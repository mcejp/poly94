==> flow/design.v <==
`default_nettype none
module RGB_Color_Bars_Generator(
    clk_i,
    end_of_frame_i,
    end_of_visible_line_i,
    hsync_n_i,
    vsync_n_i,
    visible_i,
    end_of_frame_o,
    end_of_visible_line_o,
    hsync_n_o,
    vsync_n_o,
    visible_o,
    rgb_o,
);
localparam PIXELS_PER_VISIBLE_LINE = 640;
localparam PIXELS_PER_STRIPE = PIXELS_PER_VISIBLE_LINE / 8;
input clk_i;
input end_of_frame_i, end_of_visible_line_i, hsync_n_i, vsync_n_i, visible_i;
output reg end_of_frame_o, end_of_visible_line_o, hsync_n_o, vsync_n_o, visible_o;
output reg[23:0] rgb_o;
wire[23:0] RGB_table[0:7];
assign RGB_table[0] = {8'd255, 8'd255, 8'd255};
assign RGB_table[1] = {8'd255, 8'd255, 8'd0  };
assign RGB_table[2] = {8'd0  , 8'd255, 8'd255};
assign RGB_table[3] = {8'd0  , 8'd255, 8'd0  };
assign RGB_table[4] = {8'd255, 8'd0  , 8'd255};
assign RGB_table[5] = {8'd255, 8'd0  , 8'd0  };
assign RGB_table[6] = {8'd0  , 8'd0  , 8'd255};
assign RGB_table[7] = {8'd0  , 8'd0  , 8'd0  };
reg[2:0] index;  
reg[$clog2(PIXELS_PER_STRIPE)-1:0] cnt;
always @ (posedge clk_i) begin
    if (end_of_visible_line_i == 1'b1) begin
        index <= 0;
        cnt <= 0;
    end else if (visible_i) begin
        if (cnt < PIXELS_PER_STRIPE-1) begin
            cnt <= cnt + 1'b1;
        end else begin
            index <= index + 1'b1;
            cnt <= 0;
        end;
    end;
    visible_o <= visible_i;
    end_of_frame_o <= end_of_frame_i;
    end_of_visible_line_o <= end_of_visible_line_i;
    hsync_n_o <= hsync_n_i;
    vsync_n_o <= vsync_n_i;
    rgb_o <= RGB_table[index];
end
endmodule
* Tool chain data of RGB_Color_Bars_Generator
What the tools print for RGB_Color_Bars_Generator, step after step.
Lines are those of the file above, counted from 1.
Operators: Yosys type, input widths -> output width; for muxes data width and select width s.
Not given: -
- Top :: RGB_Color_Bars_Generator
- Clock :: clk_i
- Cell library :: sky130hd
- Corner :: tt_025C_1v80

* Elaborated design
Source: Yosys, flattened and elaborated, memories not mapped. Widths are those after wreduce. Registers that Yosys merges into a memory's read port (data or address) are not register bits. Print and check cells do not count. Equal cells are merged and count once.
- Bits in writable memories :: 0
- Memories kept :: 0
- Memory bits (read-only) :: 0
- Bits in latches :: 0
- Cells after elaboration :: 23
- Register bits after elaboration :: 39
- Clocked read ports x word width :: 0
- Multiplexer cells :: 2
- Divide/modulo/power cells :: 0
- Add/sub/neg operators :: 2
- Magnitude comparators :: 1
- Eq/ne operators :: 7
- Bitwise logic cells :: 1
- Shifts and indexed selects :: 0
- Reductions and logical operators :: 2
- Multipliers :: 0
** Operators by type and width (number)
- $pmux 24 s8 :: 1
- $eq 3x3->1 const B :: 4
- $add 7x1->7 const B :: 1
- $lt 7x7->1 const B :: 1
- $mux 7 :: 1
- $eq 3x2->1 const B :: 2
- $add 3x1->3 const B :: 1
- $eq 3x1->1 const B :: 1
- $logic_not 3->1 :: 1
- $reduce_and 2->1 :: 1
- $not 1->1 :: 1

* Logic depth
Depth = most cells in a row (Yosys ltp): at word level without a register or memory, in the mapped netlist without a sequential cell, where the memories' decode and read muxes count.
- Word-level depth :: 3
- ABC_AREA :: 0
- Mapped depth :: 5
- Mapped depth without buffers :: 5

* Synthesis result
Source: synth_stat.txt of the flow (Yosys; design flattened, memories mapped). It holds for the ABC_AREA given above (unset counts as 0); a run with the other value may have another netlist.
- Standard cells after synthesis :: 101
- Synthesis area :: 967.2 um^2
- Flip-flop cells :: 18
** Cell types (number)
- sky130_fd_sc_hd__dfxtp_1 :: 18
- sky130_fd_sc_hd__buf_4 :: 21
- sky130_fd_sc_hd__ha_1 :: 7
- sky130_fd_sc_hd__o31ai_1 :: 4
- sky130_fd_sc_hd__nor2_1 :: 7
- sky130_fd_sc_hd__mux2_1 :: 2
- sky130_fd_sc_hd__mux2i_1 :: 2
- sky130_fd_sc_hd__nand2_1 :: 5
- sky130_fd_sc_hd__nand2b_1 :: 3
- sky130_fd_sc_hd__nand4_1 :: 3
- sky130_fd_sc_hd__or3b_1 :: 2
- sky130_fd_sc_hd__xor2_1 :: 2
- sky130_fd_sc_hd__a21oi_4 :: 1
- sky130_fd_sc_hd__nor3_1 :: 3
- sky130_fd_sc_hd__o21ai_0 :: 3
- sky130_fd_sc_hd__a211oi_2 :: 1
- sky130_fd_sc_hd__nand4_2 :: 1
- sky130_fd_sc_hd__inv_1 :: 3
Other cell types: 12; their cells: 13.

* Path before layout
Path of least setup slack by OpenSTA after synthesis, without wires, with an ideal clock, recovery checks aside; 20% of the period is set as input and as output delay. Where synthesis merged equal registers, the netlist keeps one of their names.
- Kind :: register to register
- Start :: reg index[0]
- End :: reg rgb_o[7]
- Stages on the path :: 5
- Required time :: 1631 ps
- Arrival :: 1337 ps
- Library setup time :: 79 ps
- Period :: 1710 ps
- Setup slack :: 294 ps
- Path buffers :: 0
- Path delay :: 1416 ps
- Time at the first pin :: 0 ps
- Synthesis period reached :: 1416 ps
"path delay" = arrival - input delay + setup time.
"stages on the path" counts driving pins, that of a launching flip-flop among them; a cell with two outputs on the path counts twice.
"synthesis period reached" = period - worst setup slack (recovery checks aside). The figure is calculated, with input and output delays left at 20% of the set period.
Between the ends stands the longest chain of elaborated cells between them, by number of cells; it is not shown to be the way that was timed. Of several equally long chains one is given.
Each line given opens the expression or statement behind the cell; cells for indexed reads and writes are added by Yosys, which also makes memories of some case tables.
- Path through :: sky130_fd_sc_hd__dfxtp_1 sky130_fd_sc_hd__ha_1 sky130_fd_sc_hd__ha_1 sky130_fd_sc_hd__or4b_1 sky130_fd_sc_hd__o211ai_1
- Cells in the longest elaborated chain :: 2
** Ends and longest elaborated chain, post-synthesis
- from (decl) :: RTL line 31 : reg[2:0] index;
- from (assign) :: RTL line 35 : index <= 0;
- from (assign) :: RTL line 41 : index <= index + 1'b1;
- $eq 3x3->1 :: RTL line 50 : rgb_o <= RGB_table[index];
- $pmux 24 s8 :: RTL line 50
- to (assign) :: RTL line 50
- to (decl) :: RTL line 21 : output reg[23:0] rgb_o;

* Worst path after layout
Path of least setup slack in the final report of stored run 1 (OpenROAD, finished layout, wires in). Where an end is a register, its clock arrival counts in the times.
The report prints the path's times to 10 ps; the period is as set.
- Kind :: register to register
- Start :: reg index[0]
- End :: reg rgb_o[7]
- Time at the first pin :: 300 ps
- Stages on the path :: 5
- Period :: 1550 ps
- Required time :: 1770 ps
- Library setup time :: 80 ps
- Setup slack :: 80 ps
- Arrival :: 1690 ps
- Path buffers :: 0
Between the ends stands the longest chain of elaborated cells between them, by number of cells; it is not shown to be the way that was timed. Of several equally long chains one is given.
- Path through :: sky130_fd_sc_hd__dfxtp_4 sky130_fd_sc_hd__ha_2 sky130_fd_sc_hd__ha_1 sky130_fd_sc_hd__or4b_1 sky130_fd_sc_hd__o211ai_1
- Cells in the longest elaborated chain :: 2
** Ends and longest elaborated chain, after layout
- from (decl) :: RTL line 31 : reg[2:0] index;
- from (assign) :: RTL line 35 : index <= 0;
- from (assign) :: RTL line 41 : index <= index + 1'b1;
- $eq 3x3->1 :: RTL line 50 : rgb_o <= RGB_table[index];
- $pmux 24 s8 :: RTL line 50
- to (assign) :: RTL line 50
- to (decl) :: RTL line 21 : output reg[23:0] rgb_o;

RGB_Color_Bars_Generator through Yosys and OpenROAD on sky130hd: 2 stored runs, unordered, with their settings and measured results. The constraints put input and output delay at 20% of the set period each and load the outputs with 0.01 pF.
"reached clock period" is the run's clock period less its worst setup slack. It is reckoned from that one timing run; input and output delays stay at 20% of the period that was set.
By "time used up by the worst setup path" is meant the share of the clock period that the worst setup path is allowed (20% is reserved at inputs, 20% at outputs), minus its slack. Clock arrival times at its registers enter into it.
"total power after layout" rests on the timing tool's default activity at the inputs, not on a simulated workload.
"time used up by the worst setup path" is given in steps of 10 ps.

* Stored run 1
** Files
==> flow/run.sh <==
#!/bin/bash
# the make line also repeats the synthesis and layout settings of config.mk as NAME=value (left out here)
make -C /OpenROAD-flow-scripts/flow DESIGN_CONFIG=/design/flow/config.mk WORK_HOME=/design/flow/orfs CLKGATE_MAP_FILE= finish
==> flow/config.mk <==
export PLATFORM = sky130hd
export DESIGN_NAME = RGB_Color_Bars_Generator
export DESIGN_NICKNAME = RGB_Color_Bars_Generator
export VERILOG_FILES = /design/flow/design.v
export SDC_FILE = /design/flow/constraint.sdc
export NUM_CORES = 4
export LEC_CHECK = 0
export CAP_MARGIN = 15
export CELL_PAD_IN_SITES_DETAIL_PLACEMENT = 1
export CORE_MARGIN = 2
export CORE_UTILIZATION = 38
export CTS_CLUSTER_SIZE = 19
export GPL_TIMING_DRIVEN = 1
export MIN_ROUTING_LAYER = met2
export PLACE_DENSITY_LB_ADDON = 0.14
export SLEW_MARGIN = 15
==> flow/constraint.sdc <==
create_clock -name core_clock -period 1.55 [get_ports {clk_i}]
set_input_delay 0.3100 -clock core_clock [delete_from_list [all_inputs] [get_ports {clk_i}]]
set_output_delay 0.3100 -clock core_clock [all_outputs]
set_load 0.01 [all_outputs]
** Results
- Chip area after synthesis (Yosys) :: 967.2 um^2
- Total die area :: 2964.8 um^2
- Standard-cell area after layout :: 1283.7 um^2
- Final design utilization :: 52.3%
- Smallest setup slack :: 82 ps
- Setup TNS :: 0 ps
- Smallest hold slack :: 442 ps
- Total power after layout :: 835.7 uW
- Reached clock period :: 1468 ps
- Time used up by the worst setup path :: 1470 ps
- Class of the worst setup path :: register to register

* Stored run 2
** Files
==> flow/run.sh <==
#!/bin/bash
# the make line also repeats the synthesis and layout settings of config.mk as NAME=value (left out here)
make -C /OpenROAD-flow-scripts/flow DESIGN_CONFIG=/design/flow/config.mk WORK_HOME=/design/flow/orfs CLKGATE_MAP_FILE= finish
==> flow/config.mk <==
export PLATFORM = sky130hd
export DESIGN_NAME = RGB_Color_Bars_Generator
export DESIGN_NICKNAME = RGB_Color_Bars_Generator
export VERILOG_FILES = /design/flow/design.v
export SDC_FILE = /design/flow/constraint.sdc
export NUM_CORES = 4
export LEC_CHECK = 0
export CAP_MARGIN = 20
export CORE_MARGIN = 2
export CORE_UTILIZATION = 40
export SLEW_MARGIN = 20
==> flow/constraint.sdc <==
create_clock -name core_clock -period 1.91 [get_ports {clk_i}]
set_input_delay 0.3820 -clock core_clock [delete_from_list [all_inputs] [get_ports {clk_i}]]
set_output_delay 0.3820 -clock core_clock [all_outputs]
set_load 0.01 [all_outputs]
** Results
- Chip area after synthesis (Yosys) :: 967.2 um^2
- Total die area :: 2827.1 um^2
- Standard-cell area after layout :: 1234.9 um^2
- Final design utilization :: 54.8%
- Smallest setup slack :: 213 ps
- Setup TNS :: 0 ps
- Smallest hold slack :: 527 ps
- Total power after layout :: 661.8 uW
- Reached clock period :: 1697 ps
- Time used up by the worst setup path :: 1320 ps
- Class of the worst setup path :: register to output
