==> flow/design.v <==
module sdram_pnru (
    input  wire        sys_clk,              
    input              cmd_valid_i,          
    output reg         cmd_ready_o,          
    input  wire        sys_wr,               
    output reg         sys_rdy = 1'b0,       
    input  wire        sys_ack,              
    input  wire [23:0] sys_ab,               
    input  wire [15:0] sys_di,               
    output reg  [15:0] sys_do,               
    output reg         resp_valid_o,         
    output reg         resp_last_o,          
    input  wire  [1:0] sys_wmask,            
    input              burst_i,
    output wire  [3:0] sdr_n_CS_WE_RAS_CAS,  
    output wire  [1:0] sdr_ba,               
    output reg  [12:0] sdr_ab,               
    input  wire [15:0] sdr_q,                
    output wire [15:0] sdr_d,                
    output reg         sdr_dq_oe,
    output reg   [1:0] sdr_dqm = 2'b11       
  );
  localparam tRP = 3, tMRD = 2, tRCD = 3, tRC = 9, CL = 2;
  localparam INITLEN = 5000;   
  localparam RFTIME = 390;     
  reg [15:0] di;
  reg [23:0] ab;
  reg wr, ack;
  always @ (*) begin
    di <= sys_di;
    ab <= sys_ab;
    wr <= sys_wr;
    ack <= sys_ack;
  end
  assign sdr_n_CS_WE_RAS_CAS = sdr_cmd;
  assign sdr_ba = (state==CONFIG) ? 2'b00 : ab[10:9];
  assign sdr_d = di;
  assign sdr_dq_oe = (state==RWRDY && is_write);
  localparam IDLE = 0, RFRSH1 = 1, RFRSH2 = 2, CONFIG = 3, RDWR = 4, RWRDY = 5, ACKWT = 6, WAIT = 7;
  reg  [3:0] sdr_cmd;                
  reg  [2:0] state   = IDLE;         
  reg  [2:0] next;                   
  reg [15:0] ctr     = 0;            
  reg  [6:0] dly;                    
  reg  [3:0] open;                   
  reg [12:0] opnrow[0:3];            
  reg bursting;
  reg  [7:0] burst_count;
  reg is_write;
  reg         init = 1'b1;
  wire  [8:0] col  = ab[8:0];
  wire [12:0] row  = ab[23:11];
  wire  [1:0] ba   = ab[10:9];
  localparam NOP  = 4'b1000, PRECHRG = 4'b0001, AUTORFRSH = 4'b0100, MODESET = 4'b0000,
             READ = 4'b0110, WRITE   = 4'b0010, ACTIVATE  = 4'b0101, BURST_STOP = 4'b0011;
  localparam MODE = 13'b000_1_00_010_0_111;
  always @(posedge sys_clk)
  begin
    ctr <= ctr + 1;
    dly <= dly - 1;
    sdr_cmd <= NOP;
    state   <= WAIT;
    resp_valid_o <= '0;
    case (state)
      IDLE:   if (init) state <= (ctr==INITLEN) ? RFRSH1 : IDLE;  
              else begin
                sys_rdy <= 1'b0;
                if (ctr>=RFTIME) state <= RFRSH1;          
                else if (cmd_valid_i|wr) begin
                  state <= RDWR;            
                  sdr_dqm <= !wr ? 2'b00 : ~sys_wmask;
                  bursting <= burst_i;
                  is_write <= wr;
                end else begin
                  sys_rdy <= 1'b1;
                  state <= IDLE;                                  
                end
                burst_count <= 0;
              end
      RFRSH1: begin  
                sdr_cmd    <= PRECHRG;
                sdr_ab[10] <= 1'b1;     
                open       <= 4'b000;
                dly <= tRP-2; next <= (init) ? CONFIG : RFRSH2;  
              end
      RFRSH2: begin  
                sdr_cmd <= AUTORFRSH;
                init <= 1'b0;
                ctr     <= 0;          
                dly <= tRC-2; next <= (init) ? RFRSH2 : IDLE;   
              end
      CONFIG: begin  
                sdr_cmd <= MODESET;
                sdr_ab  <= MODE;
                dly <= tMRD-2; next <= RFRSH2;
              end
      RDWR:   begin  
                if (!open[ba]) begin  
                  sdr_cmd <= ACTIVATE;
                  sdr_ab  <= row;
                  open[ba]   <= 1'b1;  
                  opnrow[ba] <= row;
                  dly <= tRCD-2; next <= RDWR;
                  end
                else if (opnrow[ba]!=row) begin  
                  sdr_cmd      <= PRECHRG;
                  sdr_ab[10]   <= 1'b0;   
                  open[ba] <= 1'b0;   
                  dly <= tRP-2; next <= RDWR;
                  end
                else begin  
                  sdr_cmd <= is_write ? WRITE : READ;
                  sdr_ab  <= {4'b0000, col};
                  dly <= CL-1; next <= RWRDY;
                  if (is_write) state <= RWRDY;  
                  end
              end
      RWRDY:  begin  
                sys_rdy <= 1'b1;
                if (!is_write) sys_do  <= sdr_q;
                if (!is_write) resp_valid_o <= '1;
                resp_last_o <= (!bursting || burst_count == 63);
                if (is_write) sdr_cmd <= BURST_STOP;
                if (bursting) begin
                  if (burst_count == 64 - CL - 1) begin     
                    sdr_cmd <= BURST_STOP;
                  end
                  if (burst_count < 63) begin
                    state <= RWRDY;
                  end else begin
                    state <= ACKWT;
                  end
                end else begin
                  state <= ACKWT;
                end
                burst_count <= burst_count + 1'b1;
              end
      ACKWT:   
              state <= (ack) ? IDLE : ACKWT;
      WAIT:    
              begin
                state <= (|dly) ? WAIT : next;
                if (next == RWRDY && dly == CL - 1 && !bursting)
                  sdr_cmd <= BURST_STOP;
              end
    endcase
  end
  always @ (*) begin
    cmd_ready_o = (state == IDLE) && !init && (ctr < RFTIME);
  end
endmodule
**From RTL to reports: sdram_pnru**

What the tools print for sdram_pnru, step after step.
Lines are those of the file above, counted from 1.
Operators: Yosys type, input widths -> output width; for muxes data width and select width s.
Cell names lack the library's common part.
The mark - stands for no value.

- Design top: sdram_pnru
- Clock port: sys_clk
- Cell library: sky130hd
- Corner: tt_025C_1v80

**Elaborated design**

Yosys after proc, flatten, opt, wreduce and memory -nomap, before mapping. Memory bits, and registers merged into a memory's read port (data or address), are not among the register bits. Print and check cells are not counted. Equal cells are merged and count once.
Memory sizes are those after Yosys's memory passes, which may raise the word count (mostly to a power of two), join words into wider ones and drop unused or constant bits.

- Register bits after elaboration: 82
- RAM bits: 52
- Memory cells: 1
- Output and inout bits: 58
- Elaborated cells: 127

- $add $sub $neg: 4
- Order comparisons: 3
- Equal/unequal tests: 16
- Shift-type cells: 3
- Mux-type cells: 51
- Bitwise logic cells: 10
- Reductions and logical operators: 22

Memories:

| memory | words | bits a word | rd ports | wr ports | line | RTL |
|---|---|---|---|---|---|---|
| opnrow | 4 | 13 | 1 | 1 | 46 | `reg [12:0] opnrow[0:3];` |

Operators with widths:

| operator | count |
|---|---|
| $mux 13 | 3 |
| $pmux 13 s2 | 1 |
| $pmux 4 s6 | 1 |
| $mux 4 | 6 |
| $mux 3 | 8 |
| $mux 2 | 11 |
| $pmux 7 s3 | 1 |
| $pmux 10 s2 | 1 |
| $mux 10 | 2 |
| $add 16x1->16 const B | 1 |
| $eq 16x13->1 const B | 1 |
| $ge 16x9->1 const B | 1 |
| $lt 16x9->1 const B | 1 |
| $eq 8x6->1 const B | 2 |
| $pmux 8 s2 | 1 |
| $eq 3x3->1 const B | 5 |
| $pmux 3 s5 | 1 |
| $reduce_or 7->1 | 2 |
| $ne 13x13->1 | 1 |
| $pmux 3 s4 | 1 |
| $mux 1 | 9 |
| $shift 1x3->4 const A | 2 |
| $reduce_and 2->1 | 4 |
| $or 4x4->4 | 2 |
| $add 8x1->8 const B | 1 |
| $lt 8x6->1 const B | 1 |
| $pmux 4 s2 | 1 |
| $mux 8 | 1 |

Not listed: further kinds 26, cells in them 37.

**Logic depth**

Longest topological path by Yosys (ltp), each cell counted once; first at word level (registers and memories cut), then after technology mapping (sequential cells cut; the memories' decode and read muxes count).

- Word-level depth: 8
- ABC_AREA: 0
- Depth in mapped cells: 7
- Mapped depth without buffers: 7

**After synthesis**

Source: synth_stat.txt of the flow (Yosys; design flattened, memories mapped). It holds for the ABC_AREA given above (unset counts as 0); a run with the other value may have another netlist.

- Cell count: 434
- Chip area (Yosys): 5,798.1 µm²
- Area of sequential cells: 3,713.6 µm²
- Flip-flop cells: 134

Cells by type:

| cell type | count |
|---|---|
| edfxtp_1 | 103 |
| dfxtp_1 | 31 |
| mux4_2 | 14 |
| xnor2_1 | 23 |
| nor2_1 | 53 |
| xor2_1 | 20 |
| buf_4 | 17 |
| nand2_1 | 27 |
| ha_1 | 8 |
| mux2i_1 | 9 |
| nand3_1 | 13 |
| nor2b_1 | 10 |
| and3_1 | 9 |
| and2_1 | 7 |
| nand2b_1 | 7 |
| a21oi_1 | 7 |
| o21ai_0 | 7 |
| clkbuf_1 | 8 |

Not listed: further types 33, cells in them 61.

**Timing after synthesis**

Source: OpenSTA report_checks on the synthesized netlist (no wires, ideal clock, input and output delay 20% of the period each), path of least setup slack; recovery checks are left aside. Register names are those of the netlist, which keeps one name where synthesis merged equal registers.

- Kind: input -> register
- From: input port sys_ab[9]
- To: memory opnrow[3][0]
- Period: 3.21 ns
- External input delay: 0.642 ns
- Setup time: 0.400 ns
- Launch time at the first pin: 0.642 ns
- Data arrival time: 2.643 ns
- Data required time: 2.810 ns
- Setup slack: 0.168 ns
- Path delay: 2.401 ns
- Stages: 4
- Period reached after synthesis: 3.042 ns

"path delay" is the arrival time less input delay plus setup time.
"stages" counts driving pins, that of a launching flip-flop among them; a cell with two outputs on the path counts twice.
"period reached after synthesis" is the clock period less the worst setup slack; recovery checks do not enter. This is arithmetic on one report: input and output delays are still those of the set period (20% each).
Between the ends stands the longest chain of elaborated cells between them, by number of cells; it is not shown to be the way that was timed. Of several equally long chains one is given.
Each line given opens the expression or statement behind the cell; cells for indexed reads and writes are added by Yosys, which also makes memories of some case tables.
Only ways into the end's enable, where the timed path ends, are counted here.

- Cells stage by stage: buf_2 > mux4_2 > buf_2 > nor3_1
- Length of the longest elaborated chain: 3
- Elaborated cells between the ends (all ways): 5
- RTL lines with such cells: 2
- Those cells by class: 1 x shift; 4 x mux

Ends and longest elaborated chain, post-synthesis:

| item | line | RTL |
|---|---|---|
| start: declaration | 8 | `input  wire [23:0] sys_ab,` |
| $shiftx 4x2->1 | 98 | `if (!open[ba]) begin` |
| $mux 2 | 98 |  |
| $mux 2 | 64 | `case (state)` |
| end: declaration | 46 | `reg [12:0] opnrow[0:3];` |

**Timing after layout**

From the final timing report of flow run B: the path of least setup slack in the routed layout; clock arrival at registers is part of the times.

- Kind: input -> output
- From: input port sys_ab[10]
- To: output port sdr_ba[1]
- Period: 4.27 ns
- External input delay: 0.85 ns
- External output delay: 0.85 ns
- Launch time at the first pin: 0.85 ns
- Data arrival time: 2.80 ns
- Data required time: 3.42 ns
- Setup slack: 0.62 ns
- Stages: 4

Between the ends stands the longest chain of elaborated cells between them, by number of cells; it is not shown to be the way that was timed. Of several equally long chains one is given.

- Cells stage by stage: clkdlybuf4s50_1 > buf_4 > nor2b_1 > clkdlybuf4s50_1
- Length of the longest elaborated chain: 1
- Elaborated cells between the ends (all ways): 1
- RTL lines with such cells: 1
- Those cells by class: 1 x mux

Ends and longest elaborated chain, post-layout:

| item | line | RTL |
|---|---|---|
| start: declaration | 8 | `input  wire [23:0] sys_ab,` |
| $mux 2 | 36 | `assign sdr_ba = (state==CONFIG) ? 2'b00 : ab[10:9];` |
| end: declaration | 16 | `output wire  [1:0] sdr_ba,` |

Top module sdram_pnru; platform sky130hd; tools Yosys and OpenROAD; 2 stored runs in no particular order. Input and output delays are each 20% of the period that was set; the output load is 0.01 pF.
"clock period achieved" means the clock period less the worst setup slack. The figure is calculated, with input and output delays left at 20% of the set period.
"time used up by the worst setup path": the worst setup path's part of the clock period (all of it between registers, 20% less for each end at a port) less its slack. A launch clock that arrives late makes it longer, a capture clock that arrives late makes it shorter.
By "total power after layout" is meant OpenSTA's value without simulated activity: inputs other than the clock are taken to toggle once in ten clock periods, and the tool carries that through the logic.
Settings: n/a = not set for that run.
Results: n/a = not shown.

| item | flow run A | flow run B |
|---|---|---|
| period_ns | 3.59 | 4.27 |
| CORE_UTILIZATION | 61 | 49 |
| SETUP_SLACK_MARGIN | -0.12 | n/a |
| PLACE_DENSITY_LB_ADDON | 0.27 | n/a |
| CELL_PAD_IN_SITES_GLOBAL_PLACEMENT | 1 | n/a |
| CELL_PAD_IN_SITES_DETAIL_PLACEMENT | 2 | 0 |
| ABC_AREA | 1 | 0 |
| CTS_CLUSTER_SIZE | 30 | n/a |
| CTS_CLUSTER_DIAMETER | 219 | 228 |
| MAX_ROUTING_LAYER | met5 | met4 |
| CAP_MARGIN | 20 | 10 |
| CORE_MARGIN | 2 | 2 |
| SLEW_MARGIN | 20 | 20 |
| CORE_ASPECT_RATIO | n/a | 0.53 |
| GPL_TIMING_DRIVEN | n/a | 1 |
| GPL_ROUTABILITY_DRIVEN | n/a | 1 |
| mapped cell area after synthesis (µm²) | n/a | 5,798.1 |
| area inside the die boundary (µm²) | n/a | 12,763.0 |
| standard-cell area after layout (µm²) | n/a | 7,395.8 |
| utilization of the finished layout (%) | n/a | 65.2 |
| worst setup slack after layout (ns) | n/a | 0.618 |
| setup total negative slack (ns) | n/a | 0.000 |
| worst hold slack after layout (ns) | n/a | 0.478 |
| total power after layout (uW) | n/a | 4,520 |
| clock period achieved (ns) | n/a | 3.652 |
| time used up by the worst setup path (ns) | n/a | 1.94 |
| class of the worst setup path | n/a | input -> output |

Flow run A: incomplete, placement halted on DPL-0033
