==> flow/design.v <==
module Sdram_Arbiter(
  input         clk_i,
  input         rst_i,
  output reg        sdram_cmd_valid,
  input             sdram_cmd_ready,
  output reg        sdram_wr,
  output reg[23:0]  sdram_addr_x16,
  output reg[15:0]  sdram_wdata,
  input             sdram_resp_valid,
  input             sdram_resp_last,
  input[15:0]       sdram_rdata,
  output reg        sdram_ack,
  input             sdram_rdy,
  output reg[1:0]   sdram_wmask,
  output reg        sdram_burst,
  input             cpu_sdram_cmd_valid,
  output reg        cpu_sdram_cmd_ready,
  input             cpu_sdram_wr,
  input[23:0]       cpu_sdram_addr_x16,
  input[15:0]       cpu_sdram_wdata,
  output reg        cpu_sdram_resp_valid,
  output reg[15:0]  cpu_sdram_rdata,
  input             cpu_sdram_ack,
  output reg        cpu_sdram_rdy,
  input[1:0]        cpu_sdram_wmask,
  input             video_sdram_cmd_valid,
  output reg        video_sdram_cmd_ready,
  output reg        video_sdram_rdy,
  input             video_sdram_ack,
  input[23:0]       video_sdram_addr_x16,
  output reg        video_sdram_resp_valid,
  output reg        video_sdram_resp_last,
  output reg[15:0]  video_sdram_rdata
);
localparam MUX_NONE = 2'd0;
localparam MUX_CPU = 2'd1;
localparam MUX_VIDEO = 2'd2;
reg[1:0] mux;
reg sdram_busy;
reg[1:0] waitstate_counter;    
always_comb begin
  video_sdram_cmd_ready = (!rst_i && !sdram_busy && sdram_cmd_ready);
  cpu_sdram_cmd_ready = (video_sdram_cmd_ready && !video_sdram_cmd_valid);
  sdram_cmd_valid = cpu_sdram_cmd_valid || video_sdram_cmd_valid;
end
always @ (posedge clk_i) begin
  if (waitstate_counter > 0)
    waitstate_counter <= waitstate_counter - 1;
  if (rst_i) begin
    sdram_busy <= 1'b0;
    mux <= MUX_NONE;
  end else begin
    if (!sdram_busy) begin
      if (sdram_cmd_ready && video_sdram_cmd_valid) begin
        mux <= MUX_VIDEO;
        sdram_busy <= 1'b1;
        waitstate_counter <= 2;
      end else if (sdram_cmd_ready && cpu_sdram_cmd_valid) begin
        mux <= MUX_CPU;
        sdram_busy <= 1'b1;
        waitstate_counter <= 2;
      end else if (cpu_sdram_wr) begin
        mux <= MUX_CPU;
        sdram_busy <= 1'b1;
        waitstate_counter <= 2;
      end
    end else begin
      if (mux == MUX_VIDEO && video_sdram_ack) begin
        sdram_busy <= 1'b0;
        mux <= MUX_NONE;
      end
      if (mux == MUX_CPU && cpu_sdram_ack) begin
        sdram_busy <= 1'b0;
        mux <= MUX_NONE;
      end
      if (sdram_rdy) begin
      end
    end
  end
end
always @ (*) begin
  if (mux == MUX_VIDEO || (mux == MUX_NONE && video_sdram_cmd_ready && video_sdram_cmd_valid)) begin
    sdram_wr = 1'b0;
    sdram_addr_x16 = video_sdram_addr_x16;
    sdram_wdata = 16'hxxxx;
    sdram_ack = video_sdram_ack;
    sdram_wmask = 2'bxx;
    sdram_burst = 1'b1;
    cpu_sdram_rdy = 1'b0;
    cpu_sdram_resp_valid = '0;
    video_sdram_rdy = (waitstate_counter == 0) && sdram_rdy;
    video_sdram_resp_valid = sdram_resp_valid;
  end else if (mux == MUX_CPU || (mux == MUX_NONE && cpu_sdram_cmd_ready && cpu_sdram_cmd_valid)) begin
    sdram_wr = cpu_sdram_wr;
    sdram_addr_x16 = cpu_sdram_addr_x16;
    sdram_wdata = cpu_sdram_wdata;
    sdram_ack = cpu_sdram_ack;
    sdram_wmask = cpu_sdram_wmask;
    sdram_burst = 1'b0;
    cpu_sdram_rdy = (waitstate_counter == 0) && sdram_rdy;
    cpu_sdram_resp_valid = sdram_resp_valid;
    video_sdram_rdy = 1'b0;
    video_sdram_resp_valid = '0;
  end else begin
    sdram_wr = 0;
    sdram_addr_x16 = 'x;
    sdram_wdata = 'x;
    sdram_ack = 0;
    sdram_wmask = 'x;
    sdram_burst = 'x;
    cpu_sdram_rdy = 0;
    cpu_sdram_resp_valid = '0;
    video_sdram_rdy = 1'b0;
    video_sdram_resp_valid = '0;
  end
  cpu_sdram_rdata = sdram_rdata;
  video_sdram_rdata = sdram_rdata;
  video_sdram_resp_last = sdram_resp_last;
end
endmodule
# From RTL to reports: Sdram_Arbiter
# The steps from the RTL of Sdram_Arbiter to its reports follow in flow order.
# Line numbers count from 1 in the design file above.
# Cell names lack the library's common part.
# The mark -- stands for no value.
[setup]
top_module = "Sdram_Arbiter"
clock = "clk_i"
cell_library = "sky130hd"
corner = "tt_025C_1v80"

# Word level
# Yosys after proc, flatten, opt, wreduce and memory -nomap, before mapping. Memory bits, and registers merged into a memory's read port (data or address), are not among the register bits. Print and check cells are not counted. Equal cells are merged and count once.
[word_totals]
register_bits = 5
latch_bits = 0
ram_bits = 0
rom_bits = 0
clocked_rd_ports_x_width = 0
n_memories = 0
[op_classes]
add_sub_neg = 1
mul = 0
n_div = 0
n_cmp = 1
n_eq = 3
shift = 0
mux = 36
logic = 0
reduce_logical = 22
[op_table]
columns = ["op", "count"]
rows = [
  ["two-way mux 24 bit", 2],
  ["two-way mux 16 bit", 2],
  ["two-way mux 2 bit", 14],
  ["two-way mux 1 bit", 18],
  ["logical AND 1 bit", 12],
  ["zero test 2 bit", 2],
  ["nonzero test 4 bit", 1],
  ["logical OR 1 bit", 3],
  ["zero test 1 bit", 3],
  ["inequality test 3 x 1 -> 1 bit (second input constant)", 1],
  ["subtractor 2 x 1 -> 2 bit (second input constant)", 1],
  ["greater-than comparator 2 x 1 -> 1 bit (second input constant)", 1],
  ["equality test 2 x 1 -> 1 bit (second input constant)", 1],
  ["equality test 2 bit (second input constant)", 1],
  ["AND reduction 2 bit", 1],
]

# Depth
# Depth = most cells in a row (Yosys ltp): at word level without a register or memory, in the mapped netlist without a sequential cell, where the memories' decode and read muxes count.
[depth]
word_depth = 9
ABC_AREA = 0
ltp_mapped = 6
ltp_nobuf = 4

# After synthesis
# Yosys stat after the flow's synthesis: flattened, memories mapped to cells. It holds for the ABC_AREA given above (unset counts as 0); a run with the other value may have another netlist.
[types]
columns = ["type", "count"]
rows = [
  ["buf_4", 51],
  ["mux2_2", 20],
  ["dfxtp_1", 6],
  ["mux2_1", 4],
  ["buf_6", 3],
  ["a41oi_4", 1],
  ["and3b_1", 2],
  ["nand2_1", 4],
  ["nor2_1", 4],
  ["nor3b_1", 2],
  ["o21ai_0", 3],
  ["a31oi_1", 2],
  ["and2_1", 2],
  ["nor2_4", 1],
  ["a21oi_1", 2],
  ["a41o_1", 1],
  ["buf_2", 2],
  ["nand3_1", 2],
]
# Not listed: further types 14, cells in them 14.
[mapped]
cells = 126
yosys_area_um2 = 1086.0
seq_area_um2 = 120.1
flip_flops = 6

# Path before layout
# Source: OpenSTA report_checks on the synthesized netlist (no wires, ideal clock, input and output delay 20% of the period each), path of least setup slack; recovery checks are left aside. Register names are those of the netlist, which keeps one name where synthesis merged equal registers.
[synth_timing]
path_type = "input port to output port"
start = "in video_sdram_cmd_valid"
end = "out cpu_sdram_resp_valid"
period_ns = 2.48
arrival_ns = 1.507
t_required_ns = 1.984
slack_ns = 0.477
path_delay_ns = 1.011
path_stages = 5
n_path_buf = 2
synth_period_reached_ns = 2.003
# "path_delay_ns" = arrival - input delay + setup time.
# A path that ends at an output port has no setup time.
# "path_stages" counts driving pins, that of a launching flip-flop among them; a cell with two outputs on the path counts twice.
# "synth_period_reached_ns" = period - worst setup slack (recovery checks aside). The figure is calculated, with input and output delays left at 20% of the set period.
# Between the ends stands the longest chain of elaborated cells between them, by number of cells; it is not shown to be the way that was timed. Of several equally long chains one is given.
# A line is the first line of the expression or statement that the cell stems from. Yosys adds cells for indexed reads and writes and turns some case tables into memories.
[synth_between]
cell_sequence = "buf_2 a41oi_4 buf_6 inv_4 nor3b_1"
elab_chain_cells = 7
[synth_lines]
columns = ["element", "line_no", "rtl"]
rows = [
  ["start, declared", 26, "input             video_sdram_cmd_valid,"],
  ["zero test 1 bit", 43, "cpu_sdram_cmd_ready = (video_sdram_cmd_ready && !video_sdram_cmd_valid);"],
  ["logical AND 1 bit", 43, ""],
  ["logical AND 1 bit (2 in a row)", 93, "end else if (mux == MUX_CPU || (mux == MUX_NONE && cpu_sdram_cmd_ready && cpu_sdram_cmd_valid)) begin"],
  ["logical OR 1 bit", 93, ""],
  ["two-way mux 1 bit", 93, ""],
  ["two-way mux 1 bit", 82, "if (mux == MUX_VIDEO || (mux == MUX_NONE && video_sdram_cmd_ready && video_sdram_cmd_valid)) begin"],
  ["end, declared", 21, "output reg        cpu_sdram_resp_valid,"],
]

# Worst path after layout
# Path of least setup slack in the final report of run B (OpenROAD, finished layout, wires in). Where an end is a register, its clock arrival counts in the times.
[layout_timing]
path_type = "flip-flop to output port"
start = "reg sdram_busy"
end = "out sdram_addr_x16[6]"
period_ns = 2.4
arrival_ns = 1.66
t_required_ns = 1.92
slack_ns = 0.26
path_stages = 8
n_path_buf = 4
# Between the ends stands the longest chain of elaborated cells between them, by number of cells; it is not shown to be the way that was timed. Of several equally long chains one is given.
# A register here has more assigning lines than the two given.
[layout_between]
cell_sequence = "dfxtp_4 nor2_4 a41oi_4 buf_12 buf_16 buf_6 mux2_4 buf_6"
elab_chain_cells = 9
[layout_lines]
columns = ["element", "line_no", "rtl"]
rows = [
  ["start, declared", 39, "reg sdram_busy;"],
  ["start, assigned", 50, "sdram_busy <= 1'b0;"],
  ["start, assigned", 56, "sdram_busy <= 1'b1;"],
  ["zero test 1 bit", 42, "video_sdram_cmd_ready = (!rst_i && !sdram_busy && sdram_cmd_ready);"],
  ["logical AND 1 bit (2 in a row)", 42, ""],
  ["logical AND 1 bit", 43, "cpu_sdram_cmd_ready = (video_sdram_cmd_ready && !video_sdram_cmd_valid);"],
  ["logical AND 1 bit (2 in a row)", 93, "end else if (mux == MUX_CPU || (mux == MUX_NONE && cpu_sdram_cmd_ready && cpu_sdram_cmd_valid)) begin"],
  ["logical OR 1 bit", 93, ""],
  ["two-way mux 24 bit", 93, ""],
  ["two-way mux 24 bit", 82, "if (mux == MUX_VIDEO || (mux == MUX_NONE && video_sdram_cmd_ready && video_sdram_cmd_valid)) begin"],
  ["end, declared", 7, "output reg[23:0]  sdram_addr_x16,"],
]

# Below are 2 stored runs of the flow (Yosys, OpenROAD; platform sky130hd) on Sdram_Arbiter, each with its settings and what was measured, unordered. Constraints: input delay and output delay 20% of the set period each, output load 0.01 pF.
# "period_reached_ns" is the run's clock period less its worst setup slack. It is reckoned from that one timing run; input and output delays stay at 20% of the period that was set.
# "timing.worst_path_ns" means the part of the period allowed to the worst setup path (the constraints hold back 20% at inputs and 20% at outputs) less its slack; where the path has registers, the arrival times of their clocks count too.
# "power_w" rests on the timing tool's default activity at the inputs, not on a simulated workload.

[[run]]
name = "run A"
[run.settings]
period_ns = 2.12
CORE_UTILIZATION = 44
SETUP_SLACK_MARGIN = 0.03
PLACE_DENSITY = 0.46
CORE_ASPECT_RATIO = 0.97
CELL_PAD_IN_SITES_GLOBAL_PLACEMENT = 2
CELL_PAD_IN_SITES_DETAIL_PLACEMENT = 0
TNS_END_PERCENT = 15
ABC_AREA = 1
GPL_TIMING_DRIVEN = 1
GPL_ROUTABILITY_DRIVEN = 0
SLEW_MARGIN = 30
MIN_ROUTING_LAYER = "met2"
CAP_MARGIN = 20
CORE_MARGIN = 2
[run.results]
outcome = "not finished: placement ended with error GPL-0301"

[[run]]
name = "run B"
[run.settings]
period_ns = 2.4
CORE_UTILIZATION = 32
SETUP_SLACK_MARGIN = 0.66
PLACE_DENSITY = 0.65
GPL_TIMING_DRIVEN = 1
GPL_ROUTABILITY_DRIVEN = 1
CTS_CLUSTER_DIAMETER = 173
CAP_MARGIN = 25
SLEW_MARGIN = 20
CORE_MARGIN = 2
[run.results]
yosys_chip_area_um2 = 1086.0
power_w = 0.0006852
stdcell_area_um2 = 2075.7
fin_util_pct = 63.2
timing.setup.ws_ns = 0.262
setup_tns_ns = 0.000
fin_hold_ws_ns = 0.457
period_reached_ns = 2.138
design.die.area_um2 = 3875.7
timing.worst_path_ns = 1.66
path_kind = "flip-flop to output port"
